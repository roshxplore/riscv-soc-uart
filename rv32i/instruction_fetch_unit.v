==> flow/design.v <==
`timescale 1ns / 1ps
module instruction_fetch_unit(
    input         clk,
    input         reset,
    input  [31:0] next_pc,
    input         pc_enable,
    output reg [31:0] pc,
    output reg [31:0] pc_plus4
);
always @(posedge clk) begin
    if (reset) begin
        pc <= 32'd0;
        pc_plus4 <= 32'd4;
    end else if (pc_enable) begin
        pc <= next_pc;
        pc_plus4 <= next_pc + 4;
    end
end
endmodule
From RTL to reports: instruction_fetch_unit --
Tool output for the design above, in the order of the flow. Line numbers count from 1 in the design file above. Library cell names are shortened. The mark -- stands for no value.
Inputs: design top instruction_fetch_unit, clock clk, library sky130hd, timing corner tt_025C_1v80

Word level --
Yosys after proc, flatten, opt, wreduce and memory -nomap, before mapping. Enables and synchronous resets that opt folds into registers are not counted as muxes. Memory bits, and registers merged into a memory's read port (data or address), are not among the register bits. Print and check cells are not counted. Equal cells are merged and count once.
Word-level totals: input port bits 35, output and inout bits 64, bits in registers 64
Cells by class: add/subtract/negate cells 1
Operators by type and width (count):
- 32-bit by 3-bit adder with 32-bit output (second input constant) | 1

Depth --
Depth = most cells in a row (Yosys ltp): at word level without a register or memory, in the mapped netlist without a sequential cell, where the memories' decode and read muxes count.
Logic depth: depth after elaboration 1, ABC_AREA 0, mapped depth 6, mapped depth without buffers 5

Mapped cells and area --
Yosys stat after the flow's synthesis: flattened, memories mapped to cells. It holds for the ABC_AREA given above (unset counts as 0); a run with the other value may have another netlist. The area totals of this step are shown rounded.
Cells by type:
- dfxtp_1 | count 62, area in all 1241.19 sq um
- mux2i_1 | count 26, area in all 260.25 sq um
- nor2_1 | count 52, area in all 195.187 sq um
- nand2_1 | count 29, area in all 108.854 sq um
- a211oi_1 | count 13, area in all 97.594 sq um
- nor4_1 | count 15, area in all 93.84 sq um
- xnor2_1 | count 8, area in all 70.067 sq um
- clkbuf_1 | count 18, area in all 67.565 sq um
- nand3_1 | count 13, area in all 65.062 sq um
- a21oi_1 | count 12, area in all 60.058 sq um
- nor3_1 | count 11, area in all 55.053 sq um
- nand4_1 | count 8, area in all 50.048 sq um
- inv_1 | count 12, area in all 45.043 sq um
- xor2_1 | count 5, area in all 43.792 sq um
- a311oi_1 | count 4, area in all 35.034 sq um
- or3_1 | count 5, area in all 31.28 sq um
- o311a_1 | count 3, area in all 30.029 sq um
- nand4_4 | count 1, area in all 21.27 sq um
Not listed: further types 24, cells in them 34.
Synthesis totals: flip-flops 62, cells in the netlist 331, sequential area 1240 sq um, chip area (Yosys) 2830 sq um

Timing after synthesis --
OpenSTA on the mapped netlist: ideal clock, no wires. The path of least setup slack (recovery checks aside). Input and output delay are each 20% of the period. Register names are those of the netlist, which keeps one name where synthesis merged equal registers.
Timing post-synthesis: kind in2reg, start point input port next_pc[2], end point register pc_plus4[20], required time 2.338 ns, data arrival time 2.242 ns, buffers on the path 0, time at the first pin 0.492 ns, path slack 0.096 ns, stages on the path 5, delay of the path 1.872 ns, clock period 2.46 ns, library setup time 0.122 ns, synthesis period reached 2.364 ns
"delay of the path" = arrival - input delay + setup time. "stages on the path": output pins that drive a net of the path, with the launching flip-flop's if there is one; two outputs of one cell count as two. "synthesis period reached" is the clock period less the worst setup slack; recovery checks do not enter. This is arithmetic on one report: input and output delays are still those of the set period (20% each). The rows between start and end are the longest chain of elaborated cells between them; the timing report does not say that the signal goes this way. Where chains are equally long, one stands for them. A line is the first line of the expression or statement that the cell stems from. Yosys adds cells for indexed reads and writes and turns some case tables into memories.
Between the ends, post-synthesis: path through ha_1 > nand4_2 > nor4_1 > mux2_2 > a311o_1, length of the longest elaborated chain 1
RTL lines, path post-synthesis:
- start, declared | line 5 | input  [31:0] next_pc,
- 32-bit by 3-bit adder with 32-bit output | line 16 | pc_plus4 <= next_pc + 4;
- end, assigned | line 13 | pc_plus4 <= 32'd4;
- end, assigned | line 16
- end, declared | line 8 | output reg [31:0] pc_plus4

Memo
Re: implementation data of instruction_fetch_unit

instruction_fetch_unit through Yosys and OpenROAD on sky130hd: 2 stored runs, unordered, with their settings. The constraints put input and output delay at 20% of the set period each and load the outputs with 0.01 pF.

[run 1] flow files
==> flow/run.sh <==
#!/bin/bash
# the make line also repeats the synthesis and layout settings of config.mk as NAME=value (left out here)
make -C /OpenROAD-flow-scripts/flow DESIGN_CONFIG=/design/flow/config.mk WORK_HOME=/design/flow/orfs CLKGATE_MAP_FILE= finish
==> flow/config.mk <==
export PLATFORM = sky130hd
export DESIGN_NAME = instruction_fetch_unit
export DESIGN_NICKNAME = instruction_fetch_unit
export VERILOG_FILES = /design/flow/design.v
export SDC_FILE = /design/flow/constraint.sdc
export NUM_CORES = 4
export LEC_CHECK = 0
export CAP_MARGIN = 20
export CORE_MARGIN = 2
export CORE_UTILIZATION = 63
export SLEW_MARGIN = 20
==> flow/constraint.sdc <==
create_clock -name core_clock -period 2.4 [get_ports {clk}]
set_input_delay 0.4800 -clock core_clock [delete_from_list [all_inputs] [get_ports {clk}]]
set_output_delay 0.4800 -clock core_clock [all_outputs]
set_load 0.01 [all_outputs]

[run 1] result: incomplete, clock tree synthesis halted on DPL-0033

[run 2] flow files
==> flow/run.sh <==
#!/bin/bash
# the make line also repeats the synthesis and layout settings of config.mk as NAME=value (left out here)
make -C /OpenROAD-flow-scripts/flow DESIGN_CONFIG=/design/flow/config.mk WORK_HOME=/design/flow/orfs CLKGATE_MAP_FILE= finish
==> flow/config.mk <==
export PLATFORM = sky130hd
export DESIGN_NAME = instruction_fetch_unit
export DESIGN_NICKNAME = instruction_fetch_unit
export VERILOG_FILES = /design/flow/design.v
export SDC_FILE = /design/flow/constraint.sdc
export NUM_CORES = 4
export LEC_CHECK = 0
export CAP_MARGIN = 20
export CELL_PAD_IN_SITES_DETAIL_PLACEMENT = 1
export CELL_PAD_IN_SITES_GLOBAL_PLACEMENT = 3
export CORE_ASPECT_RATIO = 0.58
export CORE_MARGIN = 2
export CORE_UTILIZATION = 70
export CTS_CLUSTER_SIZE = 89
export PLACE_DENSITY = 0.46
export SLEW_MARGIN = 20
==> flow/constraint.sdc <==
create_clock -name core_clock -period 2.98 [get_ports {clk}]
set_input_delay 0.5960 -clock core_clock [delete_from_list [all_inputs] [get_ports {clk}]]
set_output_delay 0.5960 -clock core_clock [all_outputs]
set_load 0.01 [all_outputs]

[run 2] result: incomplete, placement halted on GPL-0301
